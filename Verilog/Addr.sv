==> flow/design.v <==
module AddrProcess(
    input i_clk,
    input i_rst_n,
    input i_start,
    input [3-1:0] i_Ah,
    input [3-1:0] i_Aw,
    input [3-1:0] i_Ar,
    input [3-1:0] i_As,
    input [3-1:0] i_Ak,
    input [3-1:0] i_Bh,
    input [3-1:0] i_Bw,
    input [3-1:0] i_Br,
    input [3-1:0] i_Bs,
    input [3-1:0] i_Bk,
    input [3-1:0] i_Ch,
    input [3-1:0] i_Cw,
    input [3-1:0] i_Cr,
    input [3-1:0] i_Cs,
    input [3-1:0] i_Ck,
    output [99:0] o_A,
    output [99:0] o_B,
    output [99:0] o_C,
    output o_finish,
    output [1:0] o_comp
);
localparam S_IDLE = 1'd0;
localparam S_PROC = 1'd1;
logic state_r, state_w;
logic [99:0] A_r, A_w, B_r, B_w, C_r, C_w;
logic finish_r, finish_w;
logic [1:0] comp_r, comp_w;
logic [3-1:0] tempxA, tempxB, tempxC;
logic [3-1:0] tempyA, tempyB, tempyC;
logic [2:0] compareAB, compareBC;
assign compareAB[0] = (tempxA == tempxB);
assign compareAB[1] = (tempyA == tempyB);
assign compareAB[2] = (i_Ak == i_Bk);
assign compareBC[0] = (tempxB == tempxC);
assign compareBC[1] = (tempyB == tempyC);
assign compareBC[2] = (i_Bk == i_Ck);
assign o_A = A_w;
assign o_B = B_w;
assign o_C = C_w;
assign o_finish = finish_w;
assign o_comp = comp_w;
assign tempxA = i_Ah - i_Ar;
assign tempxB = i_Bh - i_Br;
assign tempxC = i_Ch - i_Cr;
assign tempyA = i_Aw - i_As;
assign tempyB = i_Bw - i_Bs;
assign tempyC = i_Cw - i_Cs;
always_comb begin  
    case(state_r)
        S_IDLE: state_w = (i_start) ? S_PROC : state_r;
        S_PROC: state_w = S_IDLE;
        default: state_w = state_r;
    endcase
end
always_comb begin  
    case(state_r)
        S_IDLE: finish_w = 1'b0;
        S_PROC: finish_w = 1'b1;
        default: finish_w = finish_r;
    endcase
end
always_comb begin  
    case(state_r)
        S_IDLE: begin
            A_w = 100'd0;
            B_w = 100'd0;
            C_w = 100'd0;
        end
        S_PROC: begin
            A_w = tempxA * tempyA * i_Ak;
            B_w = tempxB * tempyB * i_Bk;
            C_w = tempxC * tempyC * i_Ck;
        end
        default: begin
            A_w = A_r;
            B_w = B_r;
            C_w = C_r;
        end
    endcase
end
always_comb begin  
    case(state_r)
        S_IDLE: comp_w = 2'd3;
        S_PROC: begin
            if (compareAB == 3'b111 && compareBC == 3'b111) comp_w = 2'd0;
            else if (compareAB == 3'b111 && compareBC != 3'b111) comp_w = 2'd1;
            else if (compareAB != 3'b111 && compareBC == 3'b111) comp_w = 2'd2;
            else comp_w = 2'd3;
        end
        default: comp_w = comp_r;
    endcase
end
always_ff @(posedge i_clk or negedge i_rst_n) begin
    if(!i_rst_n) begin
        A_r         <= 100'd0;
        B_r         <= 100'd0;
        C_r         <= 100'd0;
        finish_r    <= 1'd0;
        comp_r      <= 2'd0;
        state_r     <= 1'b0;
    end
    else begin        
        A_r         <= A_w;
        B_r         <= B_w;
        C_r         <= C_w;
        finish_r    <= finish_w;
        comp_r      <= comp_w;
        state_r     <= state_w;
    end
end
endmodule
# Tool chain data of AddrProcess

Tool output for the design above, in the order of the flow.
Line numbers count from 1 in the design file above.
A cell with n/a has no value.

Top module: AddrProcess
Clock input: i_clk
Standard-cell library: sky130hd
Library corner: tt_025C_1v80

# Word level

Source: Yosys, flattened and elaborated, memories not mapped. Widths are those after wreduce; folded enables and synchronous resets count as part of the registers. Registers that Yosys merges into a memory's read port (data or address) are not register bits. Print and check cells do not count. Equal cells are merged and count once.

Clocked read ports x word width: 0
Memory bits (writable): 0
Memories kept: 0
Output and inout bits: 303
Register bits after elaboration: 1
Latch bits: 0
Input bits: 48
Bits in read-only memories: 0
Word-level cells: 37

Shift-type cells: 0
Add/sub/neg operators: 6
Div/mod/pow operators: 0
Muxes and demuxes: 10
$lt $le $gt $ge: 0
Reductions and logical operators: 3
Multipliers: 6
Bitwise logic cells: 1
Equality and inequality tests: 10

Operator list:

| operator                                      | count |
| case mux 100 bit (select 2 bit)               | 3 |
| multiplier 6 x 3 -> 9 bit                     | 3 |
| multiplier 3 x 3 -> 6 bit                     | 3 |
| subtractor 3 bit                              | 6 |
| equality test 3 bit                           | 6 |
| equality test 3 bit (second input constant)   | 2 |
| inequality test 3 bit (second input constant) | 2 |
| case mux 2 bit (select 2 bit)                 | 1 |
| case mux 1 bit (select 2 bit)                 | 2 |
| two-way mux 2 bit                             | 2 |
| logical AND 1 bit                             | 3 |
| two-way mux 1 bit                             | 2 |
| inverter 1 bit                                | 1 |

# Longest topological paths

Depth = most cells in a row (Yosys ltp): at word level without a register or memory, in the mapped netlist without a sequential cell, where the memories' decode and read muxes count.

Depth after elaboration: 8
ABC_AREA: 0
Depth in mapped cells: 20
Depth with buffers taken out: 20

# Netlist

The flow's flattened synthesis, as Yosys stat reports it; memories are mapped. The netlist is that of the ABC_AREA named above (0 if unset); the other value can give another one.

Cells by type:

| type                      | count | area in all (µm²) |
| sky130_fd_sc_hd__buf_4    | 273   | 2.05E+03 |
| sky130_fd_sc_hd__ha_1     | 45    | 563.04 |
| sky130_fd_sc_hd__fa_1     | 27    | 540.518 |
| sky130_fd_sc_hd__xnor2_1  | 26    | 227.718 |
| sky130_fd_sc_hd__inv_1    | 57    | 213.955 |
| sky130_fd_sc_hd__and2_1   | 34    | 212.704 |
| sky130_fd_sc_hd__nand2_1  | 38    | 142.637 |
| sky130_fd_sc_hd__xor2_1   | 16    | 140.134 |
| sky130_fd_sc_hd__nor2b_1  | 13    | 81.328 |
| sky130_fd_sc_hd__a21o_1   | 9     | 67.565 |
| sky130_fd_sc_hd__nand2b_1 | 8     | 50.048 |
| sky130_fd_sc_hd__a21oi_1  | 9     | 45.043 |
| sky130_fd_sc_hd__nor2_1   | 9     | 33.782 |
| sky130_fd_sc_hd__nand4_1  | 5     | 31.28 |
| sky130_fd_sc_hd__o211a_1  | 3     | 30.029 |
| sky130_fd_sc_hd__o21ai_0  | 6     | 30.029 |
| sky130_fd_sc_hd__clkbuf_1 | 7     | 26.275 |
| sky130_fd_sc_hd__nand4b_1 | 3     | 26.275 |

Other cell types: 14; their cells: 22.

Buffers: 280
Cells in the netlist: 610
Flip-flops: 1
Sequential area: 25.0 µm²
Synthesis area: 4,695.8 µm²

# Worst setup path after synthesis

Path of least setup slack by OpenSTA after synthesis, without wires, with an ideal clock, recovery checks aside; 20% of the period is set as input and as output delay. Where synthesis merged equal registers, the netlist keeps one of their names.

Path kind: input port to output port
Start point: in i_Bw[0]
End point: out o_B[6]
Period: 9.0 ns
Data arrival time: 6.025 ns
Input delay: 1.800 ns
Path buffers: 0
Setup slack: 1.175 ns
Stages on the path: 18
Data required time: 7.200 ns
Delay of the path: 4.225 ns
External output delay: 1.800 ns
Time at the first pin: 1.800 ns
Period reached after synthesis: 7.825 ns

"delay of the path" is the arrival time less input delay plus setup time.
A path that ends at an output port has no setup time.
"stages on the path": output pins that drive a net of the path, with the launching flip-flop's if there is one; two outputs of one cell count as two.
"period reached after synthesis" = period - worst setup slack (recovery checks aside). The figure is calculated, with input and output delays left at 20% of the set period.
Between the ends stands the longest chain of elaborated cells between them, by number of cells; it is not shown to be the way that was timed. Of several equally long chains one is given.
A line is the first line of the expression or statement that the cell stems from. Yosys adds cells for indexed reads and writes and turns some case tables into memories.

Cells stage by stage: sky130_fd_sc_hd__inv_1 sky130_fd_sc_hd__ha_1 sky130_fd_sc_hd__inv_1 sky130_fd_sc_hd__fa_1 sky130_fd_sc_hd__xnor2_1 sky130_fd_sc_hd__or2b_2 sky130_fd_sc_hd__fa_1 sky130_fd_sc_hd__inv_1 sky130_fd_sc_hd__ha_1 sky130_fd_sc_hd__fa_1 sky130_fd_sc_hd__nand2_1 sky130_fd_sc_hd__fa_1 sky130_fd_sc_hd__inv_1 sky130_fd_sc_hd__fa_1 sky130_fd_sc_hd__a21o_1 sky130_fd_sc_hd__a21oi_1 sky130_fd_sc_hd__xnor2_1 sky130_fd_sc_hd__and2_1
Cells in the longest elaborated chain: 4
Elaborated cells between the ends (all ways): 4
RTL lines with such cells: 3
Classes of those cells: 1 x add/sub; 2 x mul; 1 x mux

RTL lines, path post-synthesis:

| item                            | RTL line | source |
| start: declaration              | 11       | `input [3-1:0] i_Bw,` |
| subtractor 3 bit                | 50       | `assign tempyB = i_Bw - i_Bs;` |
| multiplier 3 x 3 -> 6 bit       | 75       | `B_w = tempxB * tempyB * i_Bk;` |
| multiplier 6 x 3 -> 9 bit       | 75       |  |
| case mux 100 bit (select 2 bit) | 67       | `case(state_r)` |
| end: declaration                | 21       | `output [99:0] o_B,` |

# Worst path after layout

Path of least setup slack in the final report of record 2 (OpenROAD, finished layout, wires in). Where an end is a register, its clock arrival counts in the times.

Path kind: input port to output port
Start point: in i_Bw[0]
End point: out o_B[7]
Stages on the path: 21
Data required time: 3.83 ns
Path buffers: 3
Time at the first pin: 0.96 ns
External output delay: 0.96 ns
Input delay: 0.96 ns
Setup slack: -1.21 ns
Data arrival time: 5.04 ns
Period: 4.79 ns

Between the ends stands the longest chain of elaborated cells between them, by number of cells; it is not shown to be the way that was timed. Of several equally long chains one is given.

Cells stage by stage: sky130_fd_sc_hd__buf_8 sky130_fd_sc_hd__inv_12 sky130_fd_sc_hd__ha_4 sky130_fd_sc_hd__inv_2 sky130_fd_sc_hd__fa_2 sky130_fd_sc_hd__xnor2_2 sky130_fd_sc_hd__or2b_4 sky130_fd_sc_hd__fa_1 sky130_fd_sc_hd__inv_2 sky130_fd_sc_hd__ha_4 sky130_fd_sc_hd__fa_2 sky130_fd_sc_hd__nand2_2 sky130_fd_sc_hd__fa_1 sky130_fd_sc_hd__inv_2 sky130_fd_sc_hd__ha_4 sky130_fd_sc_hd__a21o_1 sky130_fd_sc_hd__a21oi_2 sky130_fd_sc_hd__buf_4 sky130_fd_sc_hd__o2111ai_2 sky130_fd_sc_hd__o311ai_1 sky130_fd_sc_hd__buf_2
Cells in the longest elaborated chain: 4
Elaborated cells between the ends (all ways): 4
RTL lines with such cells: 3
Classes of those cells: 1 x add/sub; 2 x mul; 1 x mux

RTL lines, path post-layout:

| item                            | RTL line | source |
| start: declaration              | 11       | `input [3-1:0] i_Bw,` |
| subtractor 3 bit                | 50       | `assign tempyB = i_Bw - i_Bs;` |
| multiplier 3 x 3 -> 6 bit       | 75       | `B_w = tempxB * tempyB * i_Bk;` |
| multiplier 6 x 3 -> 9 bit       | 75       |  |
| case mux 100 bit (select 2 bit) | 67       | `case(state_r)` |
| end: declaration                | 21       | `output [99:0] o_B,` |

## Implementation results

Flow measurements of AddrProcess on sky130hd: 2 stored runs with different settings, listed in no order. Input and output delays are each 20% of the period that was set; the output load is 0.01 pF.
"clock period reached" means the clock period less the worst setup slack. The figure is calculated, with input and output delays left at 20% of the set period.
"time used up by the worst setup path": the worst setup path's part of the clock period (all of it between registers, 20% less for each end at a port) less its slack. A launch clock that arrives late makes it longer, a capture clock that arrives late makes it shorter.
"power consumption" is the tool's figure for a default switching activity; nothing was simulated.
A setting shown as -- is not set for that run.
Among the results, -- means that no value is shown for the run.

| name                                      | record 1 | record 2                  |
| period_ns                                 | 10.6     | 4.79                      |
| CORE_UTILIZATION                          | 62       | 37                        |
| PLACE_DENSITY                             | 0.47     | --                        |
| HOLD_SLACK_MARGIN                         | -0.09    | --                        |
| CELL_PAD_IN_SITES_GLOBAL_PLACEMENT        | 3        | --                        |
| GPL_ROUTABILITY_DRIVEN                    | 1        | --                        |
| CTS_CLUSTER_DIAMETER                      | 348      | --                        |
| MIN_ROUTING_LAYER                         | met1     | --                        |
| CAP_MARGIN                                | 20       | 10                        |
| CORE_MARGIN                               | 2        | 2                         |
| SLEW_MARGIN                               | 20       | 25                        |
| SETUP_SLACK_MARGIN                        | --       | 0.0                       |
| PLACE_DENSITY_LB_ADDON                    | --       | 0.3                       |
| TNS_END_PERCENT                           | --       | 10                        |
| time used up by the worst setup path (ns) | --       | 4.08                      |
| worst setup path type                     | --       | input port to output port |
| die footprint (µm²)                       | --       | 13,608.4                  |
| clock period reached (ns)                 | --       | 6.001                     |
| standard-cell area after layout (µm²)     | --       | 5,366.4                   |
| lowest hold slack (ns)                    | --       | 0.848                     |
| utilization of the finished layout        | --       | 0.429                     |
| lowest setup slack (ns)                   | --       | -1.211                    |
| mapped cell area after synthesis (µm²)    | --       | 4,695.8                   |
| power consumption (mW)                    | --       | 1.266                     |
| sum of negative setup slack (ns)          | --       | -18.522                   |

Record 1: stopped before the end: placement reported GPL-0301
